==> flow/design.v <==
module sum1b(
        input A, 
        input B, 
        input Ci,
        output Cout,
        output Sum
    );
    reg [1:0] result;
    assign Sum = result[0];
    assign Cout = result[1];
    always@(*) begin
      result = A+B+Ci;
    end
  endmodule
module sum4b (
        input  [3:0] A,
        input  [3:0] B,
        output      Cout,
        output [3:0] Sum,
        input Ci
    );
  wire c1,c2,c3;
  wire c_out; 
  sum1b s0 (.A(A[0]), .B(B[0]), .Ci(Ci),  .Cout(c1) ,.Sum(Sum[0]));
  sum1b s1 (.A(A[1]), .B(B[1]), .Ci(c1), .Cout(c2) ,.Sum(Sum[1]));
  sum1b s2 (.A(A[2]), .B(B[2]), .Ci(c2), .Cout(c3) ,.Sum(Sum[2]));
  sum1b s3 (.A(A[3]), .B(B[3]), .Ci(c3), .Cout(Cout) ,.Sum(Sum[3]));
endmodule
module Restador(
    input [3:0] A, 
    input [3:0] B,
    output [3:0] Resultado,   
    output Signo,   
    input  sel,
    output C_out   
);
    reg [3:0] resul;
    wire [3:0] Suma;
    integer i;
    always @(*) begin  
        for (i = 0; i < 4; i = i + 1) begin
            resul[i] = B[i] ^ sel;
        end
    end
    sum4b S (.A(A), .B(resul), .Ci(sel), .Cout(C_out), .Sum(Suma));
    assign Signo = ~C_out;   
    assign Resultado = (Signo) ? (~Suma + 1) : Suma;
endmodule
module multiplicador(
        input clk,
        input init,    
        input [2:0] MR, 
		input [2:0] MD, 
        output reg done,
		output reg [5:0] pp
    );
    reg sh;
    reg rst;
    reg add;
    reg [5:0] A;
    reg [2:0] B;
    wire z;
    reg [2:0] status;
    parameter START = 0, CHECK = 1, ADD = 2, SHIFT = 3, END1 = 4;
    initial begin
        status = START;
        rst = 1'b0;
        pp = 6'b0;
        A = 6'b0;
        B = 3'b0; 
    end
    always @(negedge clk) begin
	    case (status)
	        START: begin
	        	sh <= 1'b0;
	        	add <= 1'b0;
	        	if (init) begin
	        	    status <= CHECK;
	        	    done <= 1'b0;
	        	    rst <= 1'b1;
	        	end
	        end
	        CHECK: begin 
	        	done <= 1'b0;
	        	rst <= 1'b0;
	        	sh <= 1'b0;
	        	add <= 1'b0;
	        	status <= (B[0]==1)? ADD : SHIFT;
	        end
	        ADD: begin
	        	done <= 1'b0;
	        	rst <= 1'b0;
	        	sh <= 1'b0;
	        	add <= 1'b1;
	        	status <= SHIFT;
	        end
	        SHIFT: begin
	        	done <= 1'b0;
	        	rst <= 1'b0;
	        	sh <= 1'b1;
	        	add <= 1'b0;
	        	status <= (z==1)? END1 : CHECK;
	        end
	        END1: begin
	        	done <= 1'b1;
	        	rst <= 1'b0;
	        	sh <= 1'b0;
	        	add <= 1'b0;
	        	status <= START;
	        end
	        default: status <= START;
	    endcase 
    end 
    always @(posedge clk) begin
    	if (rst) begin
    		A <= {3'b000,MD};
    		B <= MR;
    	end
    	else begin 
    		if (sh) begin
    			A <= A << 1;
    			B <= B >> 1;
    		end
    	end
    end 
    always @(posedge clk) begin
    	if (rst) begin
    		pp <= 6'b0;
    	end
    	else begin 
    		if (add) begin
    		    pp <= pp + A;
    		end
    	end
    end
    assign z = (B==0)? 1'b1 : 1'b0;
endmodule
module alu(
        input clk,   
        input [3:0] A, 
		input [3:0] B, 
		input [1:0] OP, 
		input  sel,
		input  init,
		output Signo,
		output done,
		output C_out,
		output C_out_s,
		output reg [5:0]resul,
		output [14:0] dis
    );
	wire [3:0] resul_sum;
	wire [3:0] resul_res;
	wire [5:0] resul_mult;
	wire [2:0] r_bitsA;
	wire [2:0] r_bitsB;
	assign r_bitsA = A[2:0];
	assign r_bitsB = B[2:0];
	sum4b s0(.A(A), .B(B), .Ci('b0), .Cout(C_out_s), .Sum(resul_sum));
	Restador r0(.A(A), .B(B), .Resultado(resul_res), .Signo(Signo), .sel(sel), .C_out(C_out));
	multiplicador m0(.clk(clk), .init(init), .MR(r_bitsA), .MD(r_bitsB), .done(done), .pp(resul_mult)) ;
	decoder deco(.num(resul),.Sseg(dis));
    always @(*) begin
		case (OP)
			2'b00: resul <={2'b0, resul_sum};
			2'b01: resul <= {2'b0, resul_res};
			2'b10: resul <= resul_mult;
			2'b11: resul <= 'b00000;
			default: resul <= 'b00000;
		endcase
	end
endmodule
module BCD2Sseg (
    input      [3:0] BCD, 
    output reg [6:0] Sseg
);
    always @(*) begin
        case (BCD)
            4'b0000: Sseg = 7'b0000001;  
            4'b0001: Sseg = 7'b1001111;  
            4'b0010: Sseg = 7'b0010010;  
            4'b0011: Sseg = 7'b0000110;  
            4'b0100: Sseg = 7'b1001100;  
            4'b0101: Sseg = 7'b0100100;  
            4'b0110: Sseg = 7'b0100000;  
            4'b0111: Sseg = 7'b0001111;  
            4'b1000: Sseg = 7'b0000000;  
            4'b1001: Sseg = 7'b0000100;  
            4'ha: Sseg = 7'b0001000;     
            4'hb: Sseg = 7'b1100000;     
            4'hc: Sseg = 7'b0110001;     
            4'hd: Sseg = 7'b1000010;     
            4'he: Sseg = 7'b0110000;     
            4'hf: Sseg = 7'b0111000;     
            default:
                Sseg = 7'b0;
        endcase
    end
endmodule
module decoder#(parameter displays=2, segments = 7)(
    input  [7:0] num,
    output [segments*displays-1:0] Sseg
);
wire [3:0]bcd_units;
wire [3:0]bcd_tens;
wire [3:0]bcd_hundreds;
wire [6:0] sseg_units;
wire [6:0] sseg_tens;
wire [6:0] sseg_hundreds;
BCD2Sseg BCD2Sseg0(.BCD(bcd_units), .Sseg(sseg_units));
BCD2Sseg BCD2Sseg1(.BCD(bcd_tens), .Sseg(sseg_tens));
assign bcd_units = num%10; 
assign bcd_tens = (num%100 - num%10)/10; 
assign Sseg = { sseg_tens, sseg_units};
endmodule
Tool chain data of alu
What the tools print for alu, step after step.
Line numbers count from 1 in the design file above.
Library cell names are shortened.
{"block": "design", "top": "alu", "clk_port": "clk", "library": "sky130hd", "corner": "tt_025C_1v80"}

Elaborated design
Source: Yosys, flattened and elaborated, memories not mapped. Widths are those after wreduce. Registers that Yosys merges into a memory's read port (data or address) are not register bits. Print and check cells do not count. Equal cells are merged and count once.
Memory sizes are those after Yosys's memory passes, which may raise the word count (mostly to a power of two), join words into wider ones and drop unused or constant bits.
{"block": "word_totals", "register_bits": 22, "mem_bits_ro": 224, "n_memories": 2, "output_inout_bits": 25, "word_cells": 77}
{"block": "classes", "n_addsub": 18, "div": 3, "eq_ne": 8, "n_mux": 17, "logic": 6, "reduce_logical": 14}
{"block": "memory_table", "name": "(no name shown)", "size": 16, "width": 7, "rd": 1, "wr": 0, "line_no": 178, "rtl": "case (BCD)"}
{"block": "memory_table", "name": "(no name shown)", "size": 16, "width": 7, "rd": 1, "wr": 0, "line_no": 178}
{"block": "op_table", "operator": "6-bit by 7-bit remainder unit with 32-bit output (second input constant)", "n": 1}
{"block": "op_table", "operator": "32-bit by 4-bit divider with 32-bit output (second input constant)", "n": 1}
{"block": "op_table", "operator": "6-bit by 4-bit remainder unit with 32-bit output (second input constant)", "n": 1}
{"block": "op_table", "operator": "32-bit subtractor", "n": 1}
{"block": "op_table", "operator": "6-bit case mux with 4-bit select", "n": 1}
{"block": "op_table", "operator": "3-bit 2-to-1 mux", "n": 6}
{"block": "op_table", "operator": "1-bit by 1-bit adder with 2-bit output", "n": 8}
{"block": "op_table", "operator": "2-bit by 1-bit adder with 2-bit output", "n": 7}
{"block": "op_table", "operator": "4-bit OR reduction", "n": 3}
{"block": "op_table", "operator": "3-bit case mux with 4-bit select", "n": 1}
{"block": "op_table", "operator": "2-bit nonzero test", "n": 4}
{"block": "op_table", "operator": "3-bit by 2-bit equality test with 1-bit output (second input constant)", "n": 2}
{"block": "op_table", "operator": "3-bit logical NOT", "n": 2}
{"block": "op_table", "operator": "6-bit adder", "n": 1}
{"block": "op_table", "operator": "1-bit case mux with 2-bit select", "n": 3}
{"block": "op_table", "operator": "1-bit XOR", "n": 4}
{"block": "op_table", "operator": "2-bit equality test (second input constant)", "n": 2}
{"block": "op_table", "operator": "2-bit AND reduction", "n": 2}
{"block": "op_table", "operator": "4-bit by 1-bit adder with 4-bit output (second input constant)", "n": 1}
{"block": "op_table", "operator": "4-bit NOT", "n": 1}
{"block": "op_table", "operator": "4-bit 2-to-1 mux", "n": 1}
{"block": "op_table", "operator": "1-bit 2-to-1 mux", "n": 4}
{"block": "op_table", "operator": "3-bit by 1-bit equality test with 1-bit output (second input constant)", "n": 1}
{"block": "op_table", "operator": "3-bit equality test (second input constant)", "n": 1}
{"block": "op_table", "operator": "3-bit nonzero test", "n": 1}
{"block": "op_table", "operator": "3-bit OR reduction", "n": 1}
{"block": "op_table", "operator": "1-bit case mux with 3-bit select", "n": 1}
{"block": "op_table", "operator": "2-bit by 1-bit equality test with 1-bit output (second input constant)", "n": 1}
Not listed: further kinds 3, cells in them 3.

Depth
Depth = most cells in a row (Yosys ltp): at word level without a register or memory, in the mapped netlist without a sequential cell, where the memories' decode and read muxes count.
{"block": "logic_depth", "ltp_word": 13, "ABC_AREA": 0, "ltp_mapped": 53, "ltp_nobuf": 50}

After synthesis
Source: synth_stat.txt of the flow (Yosys; design flattened, memories mapped). It holds for the ABC_AREA given above (unset counts as 0); a run with the other value may have another netlist.
{"block": "synth_totals", "mapped_cells": 530, "area_mm2": 0.004214, "seq_area_mm2": 0.0005705, "ff_cells": 22, "buffers": 24}
{"block": "by_type", "cell_type": "edfxtp_1", "n": 13, "area_total_um2": 390.374}
{"block": "by_type", "cell_type": "ha_1", "n": 26, "area_total_um2": 325.312}
{"block": "by_type", "cell_type": "dfxtp_1", "n": 9, "area_total_um2": 180.173}
{"block": "by_type", "cell_type": "a21o_1", "n": 22, "area_total_um2": 165.158}
{"block": "by_type", "cell_type": "nor2_1", "n": 42, "area_total_um2": 157.651}
{"block": "by_type", "cell_type": "xnor2_1", "n": 17, "area_total_um2": 148.893}
{"block": "by_type", "cell_type": "a21oi_1", "n": 29, "area_total_um2": 145.139}
{"block": "by_type", "cell_type": "fa_1", "n": 7, "area_total_um2": 140.134}
{"block": "by_type", "cell_type": "mux2i_1", "n": 14, "area_total_um2": 140.134}
{"block": "by_type", "cell_type": "o21ai_0", "n": 28, "area_total_um2": 140.134}
{"block": "by_type", "cell_type": "nand2_1", "n": 32, "area_total_um2": 120.115}
{"block": "by_type", "cell_type": "inv_1", "n": 30, "area_total_um2": 112.608}
{"block": "by_type", "cell_type": "nor3_1", "n": 19, "area_total_um2": 95.091}
{"block": "by_type", "cell_type": "xor2_1", "n": 9, "area_total_um2": 78.826}
{"block": "by_type", "cell_type": "a211oi_1", "n": 10, "area_total_um2": 75.072}
{"block": "by_type", "cell_type": "and2_1", "n": 12, "area_total_um2": 75.072}
{"block": "by_type", "cell_type": "nand2b_1", "n": 10, "area_total_um2": 62.56}
{"block": "by_type", "cell_type": "nor2b_1", "n": 10, "area_total_um2": 62.56}
Other cell types: 78; their cells: 191.
By module: a second synthesis without flattening, with its own total; a netlist apart from the flattened one above.
{"block": "hier_totals", "cells_unflattened": 1323, "hier_area_mm2": 0.0097243}
Each row is one instance without its submodules.
{"block": "modules", "mod": "decoder", "n_inst": 1, "cells": 1113, "mod_area_mm2": 0.0077011}
{"block": "modules", "mod": "multiplicador", "n_inst": 1, "cells": 102, "mod_area_mm2": 0.0011211}
{"block": "modules", "mod": "BCD2Sseg", "n_inst": 2, "cells": 35, "mod_area_mm2": 0.0002477}
{"block": "modules", "mod": "sum1b", "n_inst": 8, "cells": 1, "mod_area_mm2": 0.00002}
{"block": "modules", "mod": "alu", "n_inst": 1, "cells": 14, "mod_area_mm2": 0.0001314}
{"block": "modules", "mod": "Restador", "n_inst": 1, "cells": 16, "mod_area_mm2": 0.0001151}
{"block": "modules", "mod": "sum4b", "n_inst": 2, "cells": 0, "mod_area_mm2": 0}

Memo
Re: implementation data of alu

Below are 2 stored runs of the flow (Yosys, OpenROAD; platform sky130hd) on alu, each with its settings and what was measured, unordered. Constraints: input delay and output delay 20% of the set period each, output load 0.01 pF.
By "timing.achieved_period_ps" is meant the clock period of the run minus its worst setup slack. This is arithmetic on one report: input and output delays are still those of the set period (20% each).
"worstPathTime_ps" = time allowed to the worst setup path (clock period - input delay - output delay, where it has them) - its slack; a late launch clock adds to it, a late capture clock takes from it.
"worstPathTime_ps" is given in steps of 10 ps.

{"run": "record 1", "settings": { "period_ns": 26.6, "CORE_UTILIZATION": 26, "SETUP_SLACK_MARGIN": 5.0, "PLACE_DENSITY_LB_ADDON": 0.17, "HOLD_SLACK_MARGIN": -0.08, "CORE_MARGIN": 2, "CELL_PAD_IN_SITES_GLOBAL_PLACEMENT": 2, "TNS_END_PERCENT": 25, "GPL_TIMING_DRIVEN": 0, "CTS_CLUSTER_SIZE": 13, "SLEW_MARGIN": 40, "MAX_ROUTING_LAYER": "met4", "CAP_MARGIN": 20 }, "results": { "synthArea_mm2": 0.004214, "final_die_area_mm2": 0.0172423, "stdcell_area_mm2": 0.0054965, "finish.utilization_pct": 34.6, "worst_setup_slack_ps": 5448, "setup_tns_ps": 0, "hold_worst_slack_ps": 526, "timing.achieved_period_ps": 21152, "worstPathTime_ps": 10510, "critical_path_kind": "input to output" }}
{"run": "record 2", "settings": { "period_ns": 31.9, "CORE_UTILIZATION": 71, "SETUP_SLACK_MARGIN": -0.5, "PLACE_DENSITY_LB_ADDON": 0.13, "CORE_ASPECT_RATIO": 0.81, "CORE_MARGIN": 10, "CELL_PAD_IN_SITES_DETAIL_PLACEMENT": 2, "ABC_AREA": 0, "CTS_CLUSTER_SIZE": 26, "CTS_CLUSTER_DIAMETER": 33, "SLEW_MARGIN": 10, "MAX_ROUTING_LAYER": "met5", "CAP_MARGIN": 20 }, "outcome": "did not finish, placement stopped with DPL-0033"}
